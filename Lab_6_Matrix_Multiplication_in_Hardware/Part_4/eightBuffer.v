==> flow/design.v <==
module dff(D, clk, Q);
	parameter 					n = 19;
	input 		[n-1:0]		D;
	input							clk;
	output reg	[n-1:0]		Q;
	always @ (posedge clk)
	begin
		Q <= D;
	end
endmodule
module eightBuffer(mac_in_7, mac_in_6, mac_in_5, mac_in_4, mac_in_3, mac_in_2, mac_in_1, mac_in_0, clk, clock_count, out);
	input				[18:0]			mac_in_7, mac_in_6, mac_in_5, mac_in_4, mac_in_3, mac_in_2, mac_in_1, mac_in_0;
	input				[10:0]			clock_count;
	input									clk;
	output reg		[18:0]			out;
	wire				[18:0]			ff_7_6_out, ff_7_5_out, ff_7_4_out, ff_7_3_out, ff_7_2_out, ff_7_1_out, ff_7_0_out, 
											ff_6_5_out, ff_6_4_out, ff_6_3_out, ff_6_2_out, ff_6_1_out, ff_6_0_out, 
											ff_5_4_out, ff_5_3_out, ff_5_2_out, ff_5_1_out, ff_5_0_out, 
											ff_4_3_out, ff_4_2_out, ff_4_1_out, ff_4_0_out, 
											ff_3_2_out, ff_3_1_out, ff_3_0_out, 
											ff_2_1_out, ff_2_0_out, 
											ff_1_0_out;
	dff	#(19)		bufferdff_7_6(mac_in_7, clk, ff_7_6_out);
	dff	#(19)		bufferdff_7_5(ff_7_6_out, clk, ff_7_5_out);
	dff	#(19)		bufferdff_7_4(ff_7_5_out, clk, ff_7_4_out);
	dff	#(19)		bufferdff_7_3(ff_7_4_out, clk, ff_7_3_out);
	dff	#(19)		bufferdff_7_2(ff_7_3_out, clk, ff_7_2_out);
	dff	#(19)		bufferdff_7_1(ff_7_2_out, clk, ff_7_1_out);
	dff	#(19)		bufferdff_7_0(ff_7_1_out, clk, ff_7_0_out);
	dff	#(19)		bufferdff_6_5(mac_in_6, clk, ff_6_5_out);
	dff	#(19)		bufferdff_6_4(ff_6_5_out, clk, ff_6_4_out);
	dff	#(19)		bufferdff_6_3(ff_6_4_out, clk, ff_6_3_out);
	dff	#(19)		bufferdff_6_2(ff_6_3_out, clk, ff_6_2_out);
	dff	#(19)		bufferdff_6_1(ff_6_2_out, clk, ff_6_1_out);
	dff	#(19)		bufferdff_6_0(ff_6_1_out, clk, ff_6_0_out);
	dff	#(19)		bufferdff_5_4(mac_in_5, clk, ff_5_4_out);
	dff	#(19)		bufferdff_5_3(ff_5_4_out, clk, ff_5_3_out);
	dff	#(19)		bufferdff_5_2(ff_5_3_out, clk, ff_5_2_out);
	dff	#(19)		bufferdff_5_1(ff_5_2_out, clk, ff_5_1_out);
	dff	#(19)		bufferdff_5_0(ff_5_1_out, clk, ff_5_0_out);
	dff	#(19)		bufferdff_4_3(mac_in_4, clk, ff_4_3_out);
	dff	#(19)		bufferdff_4_2(ff_4_3_out, clk, ff_4_2_out);
	dff	#(19)		bufferdff_4_1(ff_4_2_out, clk, ff_4_1_out);
	dff	#(19)		bufferdff_4_0(ff_4_1_out, clk, ff_4_0_out);
	dff	#(19)		bufferdff_3_2(mac_in_3, clk, ff_3_2_out);
	dff	#(19)		bufferdff_3_1(ff_3_2_out, clk, ff_3_1_out);
	dff	#(19)		bufferdff_3_0(ff_3_1_out, clk, ff_3_0_out);
	dff	#(19)		bufferdff_2_1(mac_in_2, clk, ff_2_1_out);
	dff	#(19)		bufferdff_2_0(ff_2_1_out, clk, ff_2_0_out);
	dff	#(19)		bufferdff_1_0(mac_in_1, clk, ff_1_0_out);
	always @(posedge clk)
	begin
		if (((clock_count - 2) % 8 == 0) & clock_count > 2)
		begin
			out = mac_in_0;
		end
		else if (((clock_count - 3) % 8 == 0) & clock_count > 2)
		begin
			out = ff_1_0_out;
		end
		else if (((clock_count - 4) % 8 == 0) & clock_count > 2)
		begin
			out = ff_2_0_out;
		end
		else if (((clock_count - 5) % 8 == 0) & clock_count > 2)
		begin
			out = ff_3_0_out;
		end
		else if (((clock_count - 6) % 8 == 0) & clock_count > 2)
		begin
			out = ff_4_0_out;
		end
		else if (((clock_count - 7) % 8 == 0) & clock_count > 2)
		begin
			out = ff_5_0_out;
		end
		else if (((clock_count - 0) % 8 == 0) & clock_count > 2)
		begin
			out = ff_6_0_out;
		end
		else if (((clock_count - 1) % 8 == 0) & clock_count > 2)
		begin
			out = ff_7_0_out;
		end
	end
endmodule
* Step by step through the tools: eightBuffer
What the tools print for eightBuffer, step after step.
Lines are those of the file above, counted from 1.
Cell names lack the library's common part.
The mark n/a stands for no value.
- Top module :: eightBuffer
- Clock input :: clk
- Cell library :: sky130hd
- Corner :: tt_025C_1v80

* Word-level counts
Counts by Yosys on the flattened word-level netlist (proc, flatten, opt, wreduce; memories kept). Register bits leave out memories and registers merged into their read ports (data or address). Print and check cells are left out. Cells with the same type and inputs are merged into one.
- Flip-flop bits (word level) :: 551
- Latch bits :: 0
- Memory bits (writable) :: 0
- Bits in read-only memories :: 0
- Clocked read ports x word width :: 0
- Memories :: 0
- Input bits :: 164
- Output and inout port bits :: 19
- Elaborated cells :: 62
- Add/sub/neg operators :: 7
- Multiply operators :: 0
- Divide/modulo/power cells :: 0
- Order comparisons :: 1
- Equality and inequality tests :: 0
- Shifts and indexed selects :: 0
- Muxes and demuxes :: 8
- Bitwise gates (word level) :: 8
- Reduce/logical cells :: 9
** Operators by type and width (count)
- zero test 32 bit :: 8
- 2-to-1 mux 19 bit :: 8
- subtractor 3 bit with constant B :: 4
- > comparator 11 x 2 -> 1 bit with constant B :: 1
- AND 1 bit :: 8
- nonzero test 8 bit :: 1
- subtractor 3 x 2 -> 3 bit with constant B :: 2
- subtractor 3 x 1 -> 3 bit with constant B :: 1

* Logic depth
Longest topological path by Yosys (ltp), each cell counted once; first at word level (registers and memories cut), then after technology mapping (sequential cells cut; the memories' decode and read muxes count).
- Word-level depth :: 11
- ABC_AREA :: 0
- Gate-level depth with buffers :: 10
- Mapped depth without buffers :: 7

* After synthesis
Source: synth_stat.txt of the flow (Yosys; design flattened, memories mapped). It holds for the ABC_AREA given above (unset counts as 0); a run with the other value may have another netlist.
Totals and module areas in this step are rounded.
** Cells by type
- dfxtp_1 :: count 532, area in all 1.07E+04 µm²
- edfxtp_1 :: count 19, area in all 570.547 µm²
- a221o_1 :: count 16, area in all 160.154 µm²
- a211oi_2 :: count 12, area in all 150.144 µm²
- o22ai_1 :: count 24, area in all 150.144 µm²
- nor2_1 :: count 36, area in all 135.13 µm²
- o22ai_2 :: count 10, area in all 125.12 µm²
- nor3_1 :: count 17, area in all 85.082 µm²
- nand2_1 :: count 22, area in all 82.579 µm²
- a21oi_1 :: count 16, area in all 80.077 µm²
- buf_6 :: count 5, area in all 56.304 µm²
- buf_2 :: count 10, area in all 50.048 µm²
- a211oi_1 :: count 6, area in all 45.043 µm²
- a22oi_1 :: count 5, area in all 37.536 µm²
- o21ai_0 :: count 6, area in all 30.029 µm²
- nand4_1 :: count 4, area in all 25.024 µm²
- clkbuf_1 :: count 6, area in all 22.522 µm²
- mux2i_1 :: count 2, area in all 20.019 µm²
Not listed: further types 20, cells in them 27.
- Mapped cells :: 775
- Cell area after synthesis :: 12700 µm²
- Area of sequential cells :: 11220 µm²
- Flip-flop cells :: 551
- Buffer cells :: 23
The figures by module come from a second, unflattened synthesis with its own total; it is not the netlist above.
- Cell total of the unflattened synthesis :: 759
- Area total of the unflattened synthesis :: 12760 µm²
Rows give one instance, submodules left out.
** By module
- dff #(n=19) :: times used 28, cells 19, area 380.4 µm², seq. area 380.4 µm²
- eightBuffer :: times used 1, cells 227, area 2106 µm², seq. area 570.5 µm²

* Worst setup path after synthesis
OpenSTA on the mapped netlist: ideal clock, no wires. The path of least setup slack (recovery checks aside). Input and output delay are each 20% of the period. Register names are those of the netlist, which keeps one name where synthesis merged equal registers.
- Kind :: input to register
- Start :: in clock_count[1]
- End :: reg out[11]
- Clock period :: 3.43 ns
- External input delay :: 0.686 ns
- Library setup time :: 0.158 ns
- Launch time at the first pin :: 0.686 ns
- Arrival :: 2.879 ns
- Data required time :: 3.272 ns
- Slack :: 0.393 ns
- Delay of the path :: 2.351 ns
- Stages :: 9
- Buffers on the path :: 3
- Synthesis period reached :: 3.037 ns
"delay of the path" is the arrival time less input delay plus setup time.
"stages": output pins that drive a net of the path, with the launching flip-flop's if there is one; two outputs of one cell count as two.
"synthesis period reached" = period - worst setup slack (recovery checks aside). The figure is calculated, with input and output delays left at 20% of the set period.
Between the ends stands the longest chain of elaborated cells between them, by number of cells; it is not shown to be the way that was timed. Of several equally long chains one is given.
Each line given opens the expression or statement behind the cell; cells for indexed reads and writes are added by Yosys, which also makes memories of some case tables.
At most two assigning lines are given for a register; there are more.
Ways into the end's enable are left out, as the timed path ends at the data pin.
- Cell sequence :: buf_6 clkbuf_1 inv_1 ha_1 o211a_4 inv_2 clkbuf_1 nand2_1 a211oi_2
- Length of the longest elaborated chain :: 11
- Elaborated cells between the ends (all ways) :: 32
- Classes of those cells :: add/sub (7); compare (1); mux (8); logic (8); reduce/logical (8)
** Ends and longest elaborated chain, after synthesis
- start: declaration :: line 13 : input [10:0] clock_count;
- subtractor 3 x 1 -> 3 bit :: line 81 : else if (((clock_count - 1) % 8 == 0) & clock_count > 2)
- zero test 32 bit :: line 81
- AND 1 bit :: line 81
- 2-to-1 mux 19 bit :: line 81
- 2-to-1 mux 19 bit :: line 77 : else if (((clock_count - 0) % 8 == 0) & clock_count > 2)
- 2-to-1 mux 19 bit :: line 73 : else if (((clock_count - 7) % 8 == 0) & clock_count > 2)
- 2-to-1 mux 19 bit :: line 69 : else if (((clock_count - 6) % 8 == 0) & clock_count > 2)
- 2-to-1 mux 19 bit :: line 65 : else if (((clock_count - 5) % 8 == 0) & clock_count > 2)
- 2-to-1 mux 19 bit :: line 61 : else if (((clock_count - 4) % 8 == 0) & clock_count > 2)
- 2-to-1 mux 19 bit :: line 57 : else if (((clock_count - 3) % 8 == 0) & clock_count > 2)
- 2-to-1 mux 19 bit :: line 53 : if (((clock_count - 2) % 8 == 0) & clock_count > 2)
- end: assignment :: line 55 : out = mac_in_0;
- end: assignment :: line 59 : out = ff_1_0_out;
- end: declaration :: line 15 : output reg [18:0] out;

* Path in the finished layout
From the final timing report of stored run 1: the path of least setup slack in the routed layout; clock arrival at registers is part of the times.
- Kind :: input to register
- Start :: in clock_count[2]
- End :: reg out[17]
- Clock period :: 3.18 ns
- External input delay :: 0.64 ns
- Library setup time :: 0.25 ns
- Launch time at the first pin :: 0.64 ns
- Arrival :: 2.69 ns
- Data required time :: 3.46 ns
- Slack :: 0.77 ns
- Stages :: 9
- Buffers on the path :: 2
Between the ends stands the longest chain of elaborated cells between them, by number of cells; it is not shown to be the way that was timed. Of several equally long chains one is given.
At most two assigning lines are given for a register; there are more.
Ways into the end's enable are left out, as the timed path ends at the data pin.
- Cell sequence :: clkdlybuf4s50_1 inv_1 ha_1 nor3b_4 buf_4 o21bai_1 o31ai_1 o22ai_1 a211oi_2
- Length of the longest elaborated chain :: 11
- Elaborated cells between the ends (all ways) :: 32
- Classes of those cells :: add/sub (7); compare (1); mux (8); logic (8); reduce/logical (8)
** Ends and longest elaborated chain, post-layout
- start: declaration :: line 13 : input [10:0] clock_count;
- subtractor 3 x 1 -> 3 bit :: line 81 : else if (((clock_count - 1) % 8 == 0) & clock_count > 2)
- zero test 32 bit :: line 81
- AND 1 bit :: line 81
- 2-to-1 mux 19 bit :: line 81
- 2-to-1 mux 19 bit :: line 77 : else if (((clock_count - 0) % 8 == 0) & clock_count > 2)
- 2-to-1 mux 19 bit :: line 73 : else if (((clock_count - 7) % 8 == 0) & clock_count > 2)
- 2-to-1 mux 19 bit :: line 69 : else if (((clock_count - 6) % 8 == 0) & clock_count > 2)
- 2-to-1 mux 19 bit :: line 65 : else if (((clock_count - 5) % 8 == 0) & clock_count > 2)
- 2-to-1 mux 19 bit :: line 61 : else if (((clock_count - 4) % 8 == 0) & clock_count > 2)
- 2-to-1 mux 19 bit :: line 57 : else if (((clock_count - 3) % 8 == 0) & clock_count > 2)
- 2-to-1 mux 19 bit :: line 53 : if (((clock_count - 2) % 8 == 0) & clock_count > 2)
- end: assignment :: line 55 : out = mac_in_0;
- end: assignment :: line 59 : out = ff_1_0_out;
- end: declaration :: line 15 : output reg [18:0] out;

Design eightBuffer on sky130hd. What follows are 2 stored runs of the flow, each under its own settings; their order means nothing. The constraints put input and output delay at 20% of the set period each and load the outputs with 0.01 pF.
"achieved period" = clock period - worst setup slack. The figure is calculated, with input and output delays left at 20% of the set period.
"power": no workload was simulated; the value follows from the tool's default switching activity.
The measured numbers are rounded.

* Stored run 1
** Files
==> flow/run.sh <==
#!/bin/bash
# the make line also repeats the synthesis and layout settings of config.mk as NAME=value (left out here)
make -C /OpenROAD-flow-scripts/flow DESIGN_CONFIG=/design/flow/config.mk WORK_HOME=/design/flow/orfs CLKGATE_MAP_FILE= finish
==> flow/config.mk <==
export PLATFORM = sky130hd
export DESIGN_NAME = eightBuffer
export DESIGN_NICKNAME = eightBuffer
export VERILOG_FILES = /design/flow/design.v
export SDC_FILE = /design/flow/constraint.sdc
export NUM_CORES = 4
export LEC_CHECK = 0
export CAP_MARGIN = 20
export CORE_MARGIN = 2
export CORE_UTILIZATION = 40
export SETUP_SLACK_MARGIN = 0.03
export SLEW_MARGIN = 20
==> flow/constraint.sdc <==
create_clock -name core_clock -period 3.18 [get_ports {clk}]
set_input_delay 0.6360 -clock core_clock [delete_from_list [all_inputs] [get_ports {clk}]]
set_output_delay 0.6360 -clock core_clock [all_outputs]
set_load 0.01 [all_outputs]
** Results
- Area of the synthesized netlist :: 12700 µm²
- Full die area :: 33190 µm²
- Standard-cell area after layout :: 16920 µm²
- Post-layout utilization :: 53.9%
- Setup slack of the worst path :: 0.769 ns
- Total negative setup slack :: 0.000 ns
- Post-route worst hold slack :: 0.319 ns
- Power :: 0.01441 W
- Achieved period :: 2.411 ns

* Stored run 2
** Files
==> flow/run.sh <==
#!/bin/bash
# the make line also repeats the synthesis and layout settings of config.mk as NAME=value (left out here)
make -C /OpenROAD-flow-scripts/flow DESIGN_CONFIG=/design/flow/config.mk WORK_HOME=/design/flow/orfs CLKGATE_MAP_FILE= finish
==> flow/config.mk <==
export PLATFORM = sky130hd
export DESIGN_NAME = eightBuffer
export DESIGN_NICKNAME = eightBuffer
export VERILOG_FILES = /design/flow/design.v
export SDC_FILE = /design/flow/constraint.sdc
export NUM_CORES = 4
export LEC_CHECK = 0
export CAP_MARGIN = 20
export CELL_PAD_IN_SITES_DETAIL_PLACEMENT = 2
export CORE_MARGIN = 2
export CORE_UTILIZATION = 28
export GPL_TIMING_DRIVEN = 1
export MAX_ROUTING_LAYER = met5
export MIN_ROUTING_LAYER = met1
export PLACE_DENSITY_LB_ADDON = 0.05
export SETUP_SLACK_MARGIN = 0.89
export SLEW_MARGIN = 20
export TNS_END_PERCENT = 30
==> flow/constraint.sdc <==
create_clock -name core_clock -period 3.46 [get_ports {clk}]
set_input_delay 0.6920 -clock core_clock [delete_from_list [all_inputs] [get_ports {clk}]]
set_output_delay 0.6920 -clock core_clock [all_outputs]
set_load 0.01 [all_outputs]
** Results
- Area of the synthesized netlist :: 12700 µm²
- Full die area :: 47080 µm²
- Standard-cell area after layout :: 17230 µm²
- Post-layout utilization :: 38.2%
- Setup slack of the worst path :: 0.954 ns
- Total negative setup slack :: 0.000 ns
- Post-route worst hold slack :: 0.318 ns
- Power :: 0.01341 W
- Achieved period :: 2.506 ns
